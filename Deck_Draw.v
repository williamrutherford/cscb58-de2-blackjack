==> flow/design.v <==
module Deck_Draw(SW, KEY, LEDR, LEDG, CLOCK_50, LCD_ON, LCD_BLON, LCD_RW, LCD_EN, LCD_RS, LCD_DATA, HEX7, HEX6, HEX5, HEX4);
input  [2:0]KEY;
input [2:0] SW;
input LCD_ON;
input LCD_BLON;
input LCD_RW;
input LCD_EN;
input LCD_RS;
input [7:0] LCD_DATA;
input CLOCK_50;
output [8:0]LEDR;
output [1:0]LEDG;
output [6:0]HEX7;
output [6:0]HEX6;
output [6:0]HEX5;
output [6:0]HEX4;
hex_display d1(.IN(scoreD[3:0]), .OUT(HEX4));
hex_display d10(.IN(scoreD[5:4]), .OUT(HEX5));
hex_display p1(.IN(scoreP[3:0]), .OUT(HEX6));
hex_display p10(.IN(scoreP[5:4]), .OUT(HEX7));
wire [3:0] card_points;
wire [5:0] scoreP;
wire [5:0] scoreD;
wire counter;
wire dealerTurn;
wire win  = 0;
wire lose = 0;
	Deck deck1(.go(KEY[1]), .reset(KEY[0]), .clk(KEY[2]), .card_points(card_points), .result(LEDR[5:0]), .counter2(counter));
	adder a1(.clk(KEY[2]), .card_point(card_points), .out(scoreP), .hit(SW[2]), .pass(SW[1]), .reset(SW[0]), .count2(counter),
				.dealerTurn(dealerTurn));
	adderD a2(.clk(KEY[2]), .card_point(card_points), .out(scoreD), .reset(SW[0]), .count2(counter), .dealerTurn(dealerTurn));
	blackJack bjgame(.clk(KEY[2]), .pScore(scoreP), .dScore(scoreD), .swhit(SW[2]), .swpass(SW[1]), .swreset(SW[0]), .dealerTurn(dealerTurn), 
						  .stateValues(LEDR[8:6]), .gameResult(LEDG[1:0]), .winner(win), .loser(lose));
	blackjack_lcd display(.dValue(scoreD), .pValue(scoreP), .gameOver(lose), .playerWon(win), .clk(CLOCK_50), .currCard(result), 
								 .LCD_ON(LCD_ON), .LCD_BLON(LCD_BLON), .LCD_RW(LCD_RW), .LCD_EN(LCD_EN), .LCD_RS(LCD_RS), .LCD_DATA(LCD_DATA));
endmodule
module Deck(go, reset, clk, card_points, result, counter2);
	input go;
	input reset;
	input clk;
	output reg [3:0] card_points = 0;
	output reg [5:0] result = 0;
	output reg counter2 = 0;
	reg counter = 0;
	wire [5:0] out;
	reg lsrf_enable;
	reg [5:0] card_num;
	lfsr l1(.out(out), .enable(lsrf_enable), .clk(clk), .reset(reset));
	always @(posedge clk) 
	   begin
		 if(go && ~lsrf_enable) begin
		  lsrf_enable = 1'b1;
		end else if( lsrf_enable) begin
			counter = 1;
			result = out;
			card_num = result >> 2;
			if( card_num != 1'b0 && card_num < 4'd9 ) 
			    begin
				result = result + 4'b0100;
			    end
			 else if( card_num != 1'b0 && card_num != 4'b1110)
				begin
			   result = result + 5'b01100;
			   end
		 end
		else if(reset)begin
			lsrf_enable = 0;
		end
	end 
	always @(posedge clk) 
	   begin
			case(result)
			6'b0000: card_points <= 4'd1;
			6'b0010: card_points <= 4'd2;
			6'b0011: card_points <= 4'd3;
			6'b0100: card_points <= 4'd4;
			6'b0101: card_points <= 4'd5;
			6'b0110: card_points <= 4'd6;
			6'b0111: card_points <= 4'd7;
			6'b1000: card_points <= 4'd8;
			6'b1001: card_points <= 4'd9;
			6'b1100: card_points <= 4'd10;
			6'b1101: card_points <= 4'd10;
			6'b1110: card_points <= 4'd10;
			6'b1111: card_points <= 4'd10;
			endcase
		end
	always @(posedge clk) 
	   begin
			if (result == 6'b0000xx && counter2 == 0)
			begin
				counter2 <= counter2 + 1;
			end else if (result == 6'b0000xx && counter2 == 1) begin
			   counter2 <= counter2 + 1;
				end
		end
endmodule
module lfsr    (
 out             ,   
enable          ,   
clk             ,   
reset               
);
 output [5:0] out;
 input enable, clk, reset;
 reg [5:0] out;
wire        linear_feedback;
reg [15:0] counter;
 assign linear_feedback =  ! (out[4] ^ out[2]) ^ counter [8] ;
 assign linear_feedbac =  (out[1] ^ out[0]) ^ (!counter [3]) ;
always @(posedge clk)
begin
    counter = counter + linear_feedback;
	 if (reset) begin  
		out <= counter % 7'b0100000 ;
	end else if (enable) begin
		out <= {linear_feedbac,
				out[3],
				 out[2],out[1],
				 out[0], linear_feedback};
	   counter = counter + out;
	 end 
 end
 endmodule  
 module card_display(IN, OUT);
    input [5:0] IN;
	 output reg [7:0] OUT;
	 wire card_value = IN << 2;
	 always @(*)
	 begin
		case(card_value)
			4'b0000: OUT = 7'b0001000;  
			4'b0010: OUT = 7'b0100100;  
			4'b0011: OUT = 7'b0110000;  
			4'b0100: OUT = 7'b0011001;  
			4'b0101: OUT = 7'b0010010;  
			4'b0110: OUT = 7'b0000010;  
			4'b0111: OUT = 7'b1111000;  
			4'b1000: OUT = 7'b0000000;  
			4'b1001: OUT = 7'b0011000;  
			4'b1100: OUT = 7'b1000000;  
			4'b1101: OUT = 7'b1100001;  
			4'b1110: OUT = 7'b0100011;  
			4'b1111: OUT = 7'b1001001;  
			default: OUT = 7'b0111111;
		endcase
	end
endmodule
module hex_display(IN, OUT);
    input [3:0] IN;
	 output reg [7:0] OUT;
	 always @(*)
	 begin
		case(IN[3:0])
			4'b0000: OUT = 7'b1000000;
			4'b0001: OUT = 7'b1111001;
			4'b0010: OUT = 7'b0100100;
			4'b0011: OUT = 7'b0110000;
			4'b0100: OUT = 7'b0011001;
			4'b0101: OUT = 7'b0010010;
			4'b0110: OUT = 7'b0000010;
			4'b0111: OUT = 7'b1111000;
			4'b1000: OUT = 7'b0000000;
			4'b1001: OUT = 7'b0011000;
			4'b1010: OUT = 7'b0001000;
			4'b1011: OUT = 7'b0000011;
			4'b1100: OUT = 7'b1000110;
			4'b1101: OUT = 7'b0100001;
			4'b1110: OUT = 7'b0000110;
			4'b1111: OUT = 7'b0001110;
			default: OUT = 7'b0111111;
		endcase
	end
endmodule
### From RTL to reports: Deck

What the tools print for Deck, step after step.
Line numbers count from 1 in the design file above.
Operators: Yosys type, input widths -> output width; for muxes data width and select width s.
Not given: --

| inputs | value |
|---|---|
| top module | Deck |
| clock | clk |
| standard-cell library | sky130hd |
| corner | tt_025C_1v80 |

### Elaborated design

Counts by Yosys on the flattened word-level netlist (proc, flatten, opt, wreduce; memories kept). Register bits leave out memories and registers merged into their read ports (data or address). Print and check cells are left out. Cells with the same type and inputs are merged into one.

| operators by class | value |
|---|---|
| $add $sub $neg | 5 |
| magnitude comparators | 1 |
| equality and inequality tests | 14 |
| multiplexer cells | 10 |
| bitwise logic cells | 7 |
| reductions and logical operators | 14 |

Operator list:

| cell | count |
|---|---|
| $pmux 4 s10 | 1 |
| $eq 6x4->1 const B | 6 |
| $mux 16 | 2 |
| $eq 6x3->1 const B | 4 |
| $eq 6x2->1 const B | 3 |
| $mux 6 | 3 |
| $add 16x1->16 | 1 |
| $add 16x6->16 | 1 |
| $reduce_bool 10->1 | 1 |
| $add 6x3->6 const B | 1 |
| $add 6x4->6 const B | 1 |
| $logic_not 6->1 | 1 |
| $reduce_bool 6->1 | 1 |
| $logic_and 1x1->1 | 5 |
| $mux 5 | 1 |
| $xor 1x1->1 | 4 |
| $reduce_bool 2->1 | 2 |
| $lt 4x4->1 const B | 1 |
| $ne 4x4->1 const B | 1 |
| $reduce_or 4->1 | 1 |
| $not 1->1 | 3 |
| $mux 1 | 3 |
| $logic_not 1->1 | 2 |
| $reduce_and 2->1 | 1 |
| $add 1x1->1 const B | 1 |

| storage and ports | value |
|---|---|
| register bits after elaboration | 34 |
| input bits | 3 |
| word-level cells | 58 |

### Logic depth

Longest topological path by Yosys (ltp), each cell counted once; first at word level (registers and memories cut), then after technology mapping (sequential cells cut; the memories' decode and read muxes count).

| logic depth | value |
|---|---|
| depth in word-level cells | 7 |
| ABC_AREA | 0 |
| gate-level depth with buffers | 13 |
| mapped depth without buffers | 13 |

### Synthesis result

Source: synth_stat.txt of the flow (Yosys; design flattened, memories mapped). It holds for the ABC_AREA given above (unset counts as 0); a run with the other value may have another netlist.

| mapped netlist | value |
|---|---|
| cells in the netlist | 154 |
| cell area after synthesis | 1425.1 um^2 |
| sequential part of the area | 570.5 um^2 |
| mapped flip-flops | 26 |
| buffer cells | 3 |

Cell types:

| cell type | count | area in all (um^2) |
|---|---|---|
| sky130_fd_sc_hd__dfxtp_1 | 21 | 420.403 |
| sky130_fd_sc_hd__edfxtp_1 | 5 | 150.144 |
| sky130_fd_sc_hd__ha_1 | 11 | 137.632 |
| sky130_fd_sc_hd__xnor2_1 | 14 | 122.618 |
| sky130_fd_sc_hd__o21ai_0 | 11 | 55.053 |
| sky130_fd_sc_hd__a21oi_1 | 10 | 50.048 |
| sky130_fd_sc_hd__inv_1 | 13 | 48.797 |
| sky130_fd_sc_hd__xor2_1 | 5 | 43.792 |
| sky130_fd_sc_hd__nor2_1 | 11 | 41.29 |
| sky130_fd_sc_hd__mux2_2 | 3 | 33.782 |
| sky130_fd_sc_hd__nand2_1 | 9 | 33.782 |
| sky130_fd_sc_hd__nor3_1 | 5 | 25.024 |
| sky130_fd_sc_hd__a211oi_1 | 3 | 22.522 |
| sky130_fd_sc_hd__o21a_1 | 3 | 22.522 |
| sky130_fd_sc_hd__fa_1 | 1 | 20.019 |
| sky130_fd_sc_hd__nand3_1 | 4 | 20.019 |
| sky130_fd_sc_hd__a21boi_0 | 2 | 15.014 |
| sky130_fd_sc_hd__nand2b_1 | 2 | 12.512 |

Other cell types: 17; their cells: 21.
The figures by module come from a second, unflattened synthesis with its own total; it is not the netlist above.

| second synthesis, totals | value |
|---|---|
| cell total of the unflattened synthesis | 162 |
| area total of the unflattened synthesis | 1530.2 um^2 |

Rows give one instance, submodules left out.

Modules:

| module | instances | cells | area (um^2) | sequential area (um^2) |
|---|---|---|---|---|
| lfsr | 1 | 103 | 963.4 | 350.3 |
| Deck | 1 | 59 | 566.8 | 270.3 |

### Worst setup path after synthesis

OpenSTA on the mapped netlist: ideal clock, no wires. The path of least setup slack (recovery checks aside). Input and output delay are each 20% of the period. Register names are those of the netlist, which keeps one name where synthesis merged equal registers.

| path post-synthesis | value |
|---|---|
| path kind | flip-flop to flip-flop |
| start point | reg l1.out[4] |
| end point | reg l1.counter[8] |
| period | 4.27 ns |
| library setup time | 0.122 ns |
| arrival time | 2.428 ns |
| data required time | 4.148 ns |
| slack | 1.720 ns |
| delay of the path | 2.550 ns |
| stages | 11 |
| synthesis period reached | 2.55 ns |

"delay of the path" is the arrival time less input delay plus setup time.
"stages" counts driving pins, that of a launching flip-flop among them; a cell with two outputs on the path counts twice.
"synthesis period reached" = period - worst setup slack (recovery checks aside). The figure is calculated, with input and output delays left at 20% of the set period.
Between the ends stands the longest chain of elaborated cells between them, by number of cells; it is not shown to be the way that was timed. Of several equally long chains one is given.
A line is the first line of the expression or statement that the cell stems from. Yosys adds cells for indexed reads and writes and turns some case tables into memories.

| on the way, post-synthesis | value |
|---|---|
| cell sequence | sky130_fd_sc_hd__dfxtp_1 -> sky130_fd_sc_hd__clkbuf_1 -> sky130_fd_sc_hd__xnor2_1 -> sky130_fd_sc_hd__ha_1 -> sky130_fd_sc_hd__ha_1 -> sky130_fd_sc_hd__fa_1 -> sky130_fd_sc_hd__a211oi_1 -> sky130_fd_sc_hd__o21bai_1 -> sky130_fd_sc_hd__a21oi_1 -> sky130_fd_sc_hd__nor4_2 -> sky130_fd_sc_hd__xnor2_1 |
| cells in the longest elaborated chain | 7 |

RTL lines, path post-synthesis:

| what | RTL line | RTL |
|---|---|---|
| start: declaration | 104 | `output [5:0] out;` |
| start: assignment | 115 | `out <= counter % 7'b0100000 ;` |
| start: assignment | 117 | `out <= {linear_feedbac,` |
| $xor 1x1->1 | 109 | `assign linear_feedback =  ! (out[4] ^ out[2]) ^ counter [8] ;` |
| $logic_not 1->1 | 109 |  |
| $xor 1x1->1 | 109 |  |
| $add 16x1->16 | 113 | `counter = counter + linear_feedback;` |
| $add 16x6->16 | 121 | `counter = counter + out;` |
| $mux 16 | 116 | `end else if (enable) begin` |
| $mux 16 | 114 | `if (reset) begin` |
| end: assignment | 113 |  |
| end: assignment | 121 |  |
| end: declaration | 108 | `reg [15:0] counter;` |

### Timing after layout

Path of least setup slack in the final report of run 1 (OpenROAD, finished layout, wires in). Where an end is a register, its clock arrival counts in the times.

| path after layout | value |
|---|---|
| path kind | flip-flop to flip-flop |
| start point | reg l1.out[2] |
| end point | reg l1.counter[8] |
| period | 4.91 ns |
| library setup time | 0.07 ns |
| arrival time | 3.12 ns |
| data required time | 5.11 ns |
| slack | 1.99 ns |
| stages | 14 |

Between the ends stands the longest chain of elaborated cells between them, by number of cells; it is not shown to be the way that was timed. Of several equally long chains one is given.

| on the way, after layout | value |
|---|---|
| cell sequence | sky130_fd_sc_hd__dfxtp_1 -> sky130_fd_sc_hd__xor2_1 -> sky130_fd_sc_hd__xnor2_1 -> sky130_fd_sc_hd__ha_1 -> sky130_fd_sc_hd__ha_1 -> sky130_fd_sc_hd__nand3_2 -> sky130_fd_sc_hd__xnor2_1 -> sky130_fd_sc_hd__inv_1 -> sky130_fd_sc_hd__ha_1 -> sky130_fd_sc_hd__o21ai_0 -> sky130_fd_sc_hd__o21bai_1 -> sky130_fd_sc_hd__a21oi_1 -> sky130_fd_sc_hd__nor4_2 -> sky130_fd_sc_hd__xnor2_1 |
| cells in the longest elaborated chain | 7 |

RTL lines, path after layout:

| what | RTL line | RTL |
|---|---|---|
| start: declaration | 104 | `output [5:0] out;` |
| start: assignment | 115 | `out <= counter % 7'b0100000 ;` |
| start: assignment | 117 | `out <= {linear_feedbac,` |
| $xor 1x1->1 | 109 | `assign linear_feedback =  ! (out[4] ^ out[2]) ^ counter [8] ;` |
| $logic_not 1->1 | 109 |  |
| $xor 1x1->1 | 109 |  |
| $add 16x1->16 | 113 | `counter = counter + linear_feedback;` |
| $add 16x6->16 | 121 | `counter = counter + out;` |
| $mux 16 | 116 | `end else if (enable) begin` |
| $mux 16 | 114 | `if (reset) begin` |
| end: assignment | 113 |  |
| end: assignment | 121 |  |
| end: declaration | 108 | `reg [15:0] counter;` |

Measured results for Deck: 2 stored runs of the Yosys and OpenROAD flow on sky130hd. The settings differ; the order carries no meaning. The constraints put input and output delay at 20% of the set period each and load the outputs with 0.01 pF.
By "reached clock period" is meant the clock period of the run minus its worst setup slack. This is arithmetic on one report: input and output delays are still those of the set period (20% each).
By "time of the worst setup path" is meant the share of the clock period that the worst setup path is allowed (20% is reserved at inputs, 20% at outputs), minus its slack. Clock arrival times at its registers enter into it.

#### Run 1

| setting | value |
|---|---|
| period_ns | `4.91` |
| CORE_UTILIZATION | `31` |
| SETUP_SLACK_MARGIN | `0.1` |
| PLACE_DENSITY_LB_ADDON | `0.29` |
| CORE_ASPECT_RATIO | `1.5` |
| CORE_MARGIN | `9` |
| CELL_PAD_IN_SITES_GLOBAL_PLACEMENT | `1` |
| TNS_END_PERCENT | `55` |
| GPL_TIMING_DRIVEN | `1` |
| CTS_CLUSTER_DIAMETER | `276` |
| SLEW_MARGIN | `15` |
| CAP_MARGIN | `20` |

| result | value |
|---|---|
| worst hold slack in the final report | 0.425 ns |
| time of the worst setup path | 2.92 ns |
| kind of the worst setup path | flip-flop to flip-flop |
| standard-cell area after layout | 1636.6 um^2 |
| die size | 7412.3 um^2 |
| worst setup slack after layout | 1.992 ns |
| cell area after synthesis | 1425.1 um^2 |
| post-route utilization | 37.9% |
| total negative slack on setup checks | 0.000 ns |
| reached clock period | 2.918 ns |

#### Run 2

| setting | value |
|---|---|
| period_ns | `2.38` |
| CORE_UTILIZATION | `22` |
| SETUP_SLACK_MARGIN | `0.09` |
| PLACE_DENSITY_LB_ADDON | `0.1` |
| CORE_ASPECT_RATIO | `1.18` |
| CELL_PAD_IN_SITES_GLOBAL_PLACEMENT | `1` |
| CELL_PAD_IN_SITES_DETAIL_PLACEMENT | `1` |
| GPL_TIMING_DRIVEN | `0` |
| SLEW_MARGIN | `20` |
| MIN_ROUTING_LAYER | `met1` |
| MAX_ROUTING_LAYER | `met4` |
| CAP_MARGIN | `20` |
| CORE_MARGIN | `2` |

| result | value |
|---|---|
| worst hold slack in the final report | 0.436 ns |
| time of the worst setup path | 2.51 ns |
| kind of the worst setup path | flip-flop to flip-flop |
| standard-cell area after layout | 2021.9 um^2 |
| die size | 7139.8 um^2 |
| worst setup slack after layout | -0.132 ns |
| cell area after synthesis | 1425.1 um^2 |
| post-route utilization | 32.6% |
| total negative slack on setup checks | -0.435 ns |
| reached clock period | 2.512 ns |
