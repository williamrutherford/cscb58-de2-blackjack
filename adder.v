==> flow/design.v <==
module adder(clk, card_point, out, hit, pass, reset, count2, dealerTurn);
input [3:0] card_point;
input hit, pass, reset, clk, count2, dealerTurn;
output reg [5:0] out;
reg count = 0;
reg [5:0] out_n = 0;
always @(posedge clk)
begin
if(reset == 1) begin
count = 0;
out = 6'd0;
out_n = 6'd0;
end else if(count == 0 && reset == 0 && dealerTurn == 0) begin
out_n = out_n + card_point;
end else if (count == 1 && reset == 0 && dealerTurn == 0) begin
out_n = out_n + card_point;
count = count + 1'd1;
end else if(pass==0 && hit==1 && count > 1 && count2==1 && card_point==1 && out_n < 4'd11 && dealerTurn == 0)begin
out_n = out_n + card_point +4'd10;
end else if(pass==0 && hit==1 && count > 1 && dealerTurn == 0) begin
out_n = out_n + card_point;
end
out = out_n;
end
endmodule
module adderD(clk, card_point, out, reset, count2, dealerTurn);
input [3:0] card_point;
input reset, clk, count2, dealerTurn;
output reg [5:0] out;
reg count = 0; 
reg [5:0] out_n = 0;
always @(posedge clk)
begin
if(reset == 1) begin
count = 0;
out = 6'd0;
out_n = 6'd0;
end else if(count == 0 && reset == 0 && dealerTurn == 1) begin
out_n = out_n + card_point;
count = count +1'd1;
end else if(count != 0 && count2==1 && card_point==1 && out_n < 4'd11 && dealerTurn == 1)begin
out_n = out_n + card_point +4'd10;
end else if(count != 0 && out_n < 5'd17 && dealerTurn == 1) begin
out_n = out_n + card_point;
end
out = out_n;
end
endmodule
**Tool chain data of adder**

The steps from the RTL of adder to its reports follow in flow order.
Lines are those of the file above, counted from 1.
Library cell names are shortened.
A cell with -- has no value.

- Design top: adder
- Clock: clk
- Cell library: sky130hd
- Library corner: tt_025C_1v80

**After elaboration**

Counts by Yosys on the flattened word-level netlist (proc, flatten, opt, wreduce; memories kept). Register bits leave out memories and registers merged into their read ports (data or address); mux counts leave out enables and synchronous resets folded into registers. Print and check cells are left out.

- Reductions and logical operators: 12
- Bitwise operators: 5
- Add/sub/neg operators: 3
- Mux-type cells: 5
- $lt $le $gt $ge: 2
- Eq/ne operators: 1

Operators by type and width:

| kind | number |
|---|---|
| two-way mux 6 bit | 5 |
| logical AND 1 bit | 11 |
| adder 6 x 4 -> 6 bit | 1 |
| adder 6 x 4 -> 6 bit (second input constant) | 1 |
| < comparator 6 x 4 -> 1 bit (second input constant) | 1 |
| NOT 1 bit | 5 |
| == test 4 x 1 -> 1 bit (second input constant) | 1 |
| AND reduction 2 bit | 1 |
| adder 1 bit (second input constant) | 1 |
| > comparator 1 bit (second input constant) | 1 |

- Output and inout bits: 6
- Input port bits: 10
- Bits in registers: 13

**Longest topological paths**

Depth = most cells in a row (Yosys ltp): at word level without a register or memory, in the mapped netlist without a sequential cell, where the memories' decode and read muxes count.

- Depth in word-level cells: 11
- ABC_AREA: 0
- Mapped depth: 7
- Depth with buffers taken out: 7

**Synthesis result**

Yosys stat after the flow's synthesis: flattened, memories mapped to cells. It holds for the ABC_AREA given above (unset counts as 0); a run with the other value may have another netlist.
The area totals of this step are shown rounded.

- Chip area (Yosys): 0.000503 mm^2
- Mapped cells: 49
- Flip-flop cells: 12
- Buffer cells: 2

Cell types:

| cell type | number | area in all (um^2) |
|---|---|---|
| dfxtp_1 | 12 | 240.23 |
| ha_1 | 4 | 50.048 |
| nor2_1 | 9 | 33.782 |
| a21oi_1 | 4 | 20.019 |
| fa_1 | 1 | 20.019 |
| xnor2_1 | 2 | 17.517 |
| a211oi_2 | 1 | 12.512 |
| nand2b_1 | 2 | 12.512 |
| inv_1 | 3 | 11.261 |
| a221o_1 | 1 | 10.01 |
| and4b_1 | 1 | 10.01 |
| buf_2 | 2 | 10.01 |
| mux2i_1 | 1 | 10.01 |
| o2bb2ai_1 | 1 | 8.758 |
| xor2_1 | 1 | 8.758 |
| a21o_1 | 1 | 7.507 |
| nor3b_1 | 1 | 7.507 |
| nor2b_1 | 1 | 6.256 |
| nor4_1 | 1 | 6.256 |

**Timing after synthesis**

OpenSTA on the mapped netlist: ideal clock, no wires. The path of least setup slack (recovery checks aside). Input and output delay are each 20% of the period. Register names are those of the netlist, which keeps one name where synthesis merged equal registers.

- Kind: input to register
- Start: input card_point[0]
- End: register out[4]
- Stages: 7
- Data required time: 1.652 ns
- Arrival time: 1.450 ns
- Path buffers: 0
- External input delay: 0.354 ns
- Period: 1.77 ns
- Delay of the path: 1.214 ns
- Path slack: 0.202 ns
- Time at the first pin: 0.354 ns
- Synthesis period reached: 1.568 ns

"delay of the path" = arrival - input delay + setup time.
"stages" counts driving pins, that of a launching flip-flop among them; a cell with two outputs on the path counts twice.
"synthesis period reached" = period - worst setup slack (recovery checks aside). The figure is calculated, with input and output delays left at 20% of the set period.
The rows between start and end are the longest chain of elaborated cells between them; the timing report does not say that the signal goes this way. Where chains are equally long, one stands for them.
A line is the first line of the expression or statement that the cell stems from. Yosys adds cells for indexed reads and writes and turns some case tables into memories.

- Cell sequence: ha_1 inv_1 fa_1 nand2b_1 a211oi_2 xnor2_1 nor2_1
- Length of the longest elaborated chain: 8

Ends and longest elaborated chain, after synthesis:

| what | RTL line | source |
|---|---|---|
| start, declared | 2 | `input [3:0] card_point;` |
| == test 4 x 1 -> 1 bit | 18 | `end else if(pass==0 && hit==1 && count > 1 && count2==1 && card_point==1 && out_n < 4'd11 && dealerTurn == 0)b ...` |
| logical AND 1 bit (3 in a row) | 18 |  |
| two-way mux 6 bit | 18 |  |
| two-way mux 6 bit | 15 | `end else if (count == 1 && reset == 0 && dealerTurn == 0) begin` |
| two-way mux 6 bit | 13 | `end else if(count == 0 && reset == 0 && dealerTurn == 0) begin` |
| two-way mux 6 bit | 9 | `if(reset == 1) begin` |
| end, assigned | 11 | `out = 6'd0;` |
| end, assigned | 23 | `out = out_n;` |
| end, declared | 4 | `output reg [5:0] out;` |

**Worst path after layout**

From the final timing report of entry B: the path of least setup slack in the routed layout; clock arrival at registers is part of the times.

- Kind: input to register
- Start: input card_point[0]
- End: register out[4]
- External input delay: 0.50 ns
- Stages: 8
- Period: 2.5 ns
- Path slack: 0.49 ns
- Time at the first pin: 0.50 ns
- Data required time: 2.65 ns
- Path buffers: 1
- Arrival time: 2.16 ns

The rows between start and end are the longest chain of elaborated cells between them; the timing report does not say that the signal goes this way. Where chains are equally long, one stands for them.

- Cell sequence: clkdlybuf4s50_1 ha_1 inv_1 fa_1 nand2b_1 a211oi_2 xnor2_1 nor2_1
- Length of the longest elaborated chain: 8

Ends and longest elaborated chain, post-layout:

| what | RTL line | source |
|---|---|---|
| start, declared | 2 | `input [3:0] card_point;` |
| == test 4 x 1 -> 1 bit | 18 | `end else if(pass==0 && hit==1 && count > 1 && count2==1 && card_point==1 && out_n < 4'd11 && dealerTurn == 0)b ...` |
| logical AND 1 bit (3 in a row) | 18 |  |
| two-way mux 6 bit | 18 |  |
| two-way mux 6 bit | 15 | `end else if (count == 1 && reset == 0 && dealerTurn == 0) begin` |
| two-way mux 6 bit | 13 | `end else if(count == 0 && reset == 0 && dealerTurn == 0) begin` |
| two-way mux 6 bit | 9 | `if(reset == 1) begin` |
| end, assigned | 11 | `out = 6'd0;` |
| end, assigned | 23 | `out = out_n;` |
| end, declared | 4 | `output reg [5:0] out;` |

adder through Yosys and OpenROAD on sky130hd: 2 stored runs, unordered, with their settings and measured results. The constraints put input and output delay at 20% of the set period each and load the outputs with 0.01 pF.
"achieved clock period" means the clock period less the worst setup slack. The figure is calculated, with input and output delays left at 20% of the set period.
"time of the worst setup path" means the part of the period allowed to the worst setup path (the constraints hold back 20% at inputs and 20% at outputs) less its slack; where the path has registers, the arrival times of their clocks count too.
"total power of the final layout": no workload was simulated; the value follows from the tool's default switching activity.
Measured values are rounded.

### Entry A

Settings: `period_ns=2.19`, `CORE_UTILIZATION=54`, `CELL_PAD_IN_SITES_DETAIL_PLACEMENT=2`, `TNS_END_PERCENT=90`, `GPL_ROUTABILITY_DRIVEN=0`, `CTS_CLUSTER_SIZE=89`, `CAP_MARGIN=35`, `SLEW_MARGIN=5`, `CORE_MARGIN=2`

Stopped before the end: floorplanning reported PDN-0185.

### Entry B

Settings: `period_ns=2.5`, `CORE_UTILIZATION=45`, `PLACE_DENSITY=0.57`, `CORE_MARGIN=2`, `CTS_CLUSTER_SIZE=32`, `CTS_CLUSTER_DIAMETER=373`, `MIN_ROUTING_LAYER=met2`, `MAX_ROUTING_LAYER=met4`, `CAP_MARGIN=20`, `SLEW_MARGIN=20`

- Cell area after synthesis: 0.000503 mm^2
- Die outline area: 0.001401 mm^2
- Standard-cell area after routing: 0.0006669 mm^2
- Final design utilization: 61.7 %
- Worst setup slack after layout: 0.488 ns
- Total negative slack on setup checks: 0.000 ns
- Worst hold slack in the final report: 0.527 ns
- Total power of the final layout: 0.4538 mW
- Achieved clock period: 2.012 ns
- Time of the worst setup path: 1.51 ns
- Class of the worst setup path: input to register
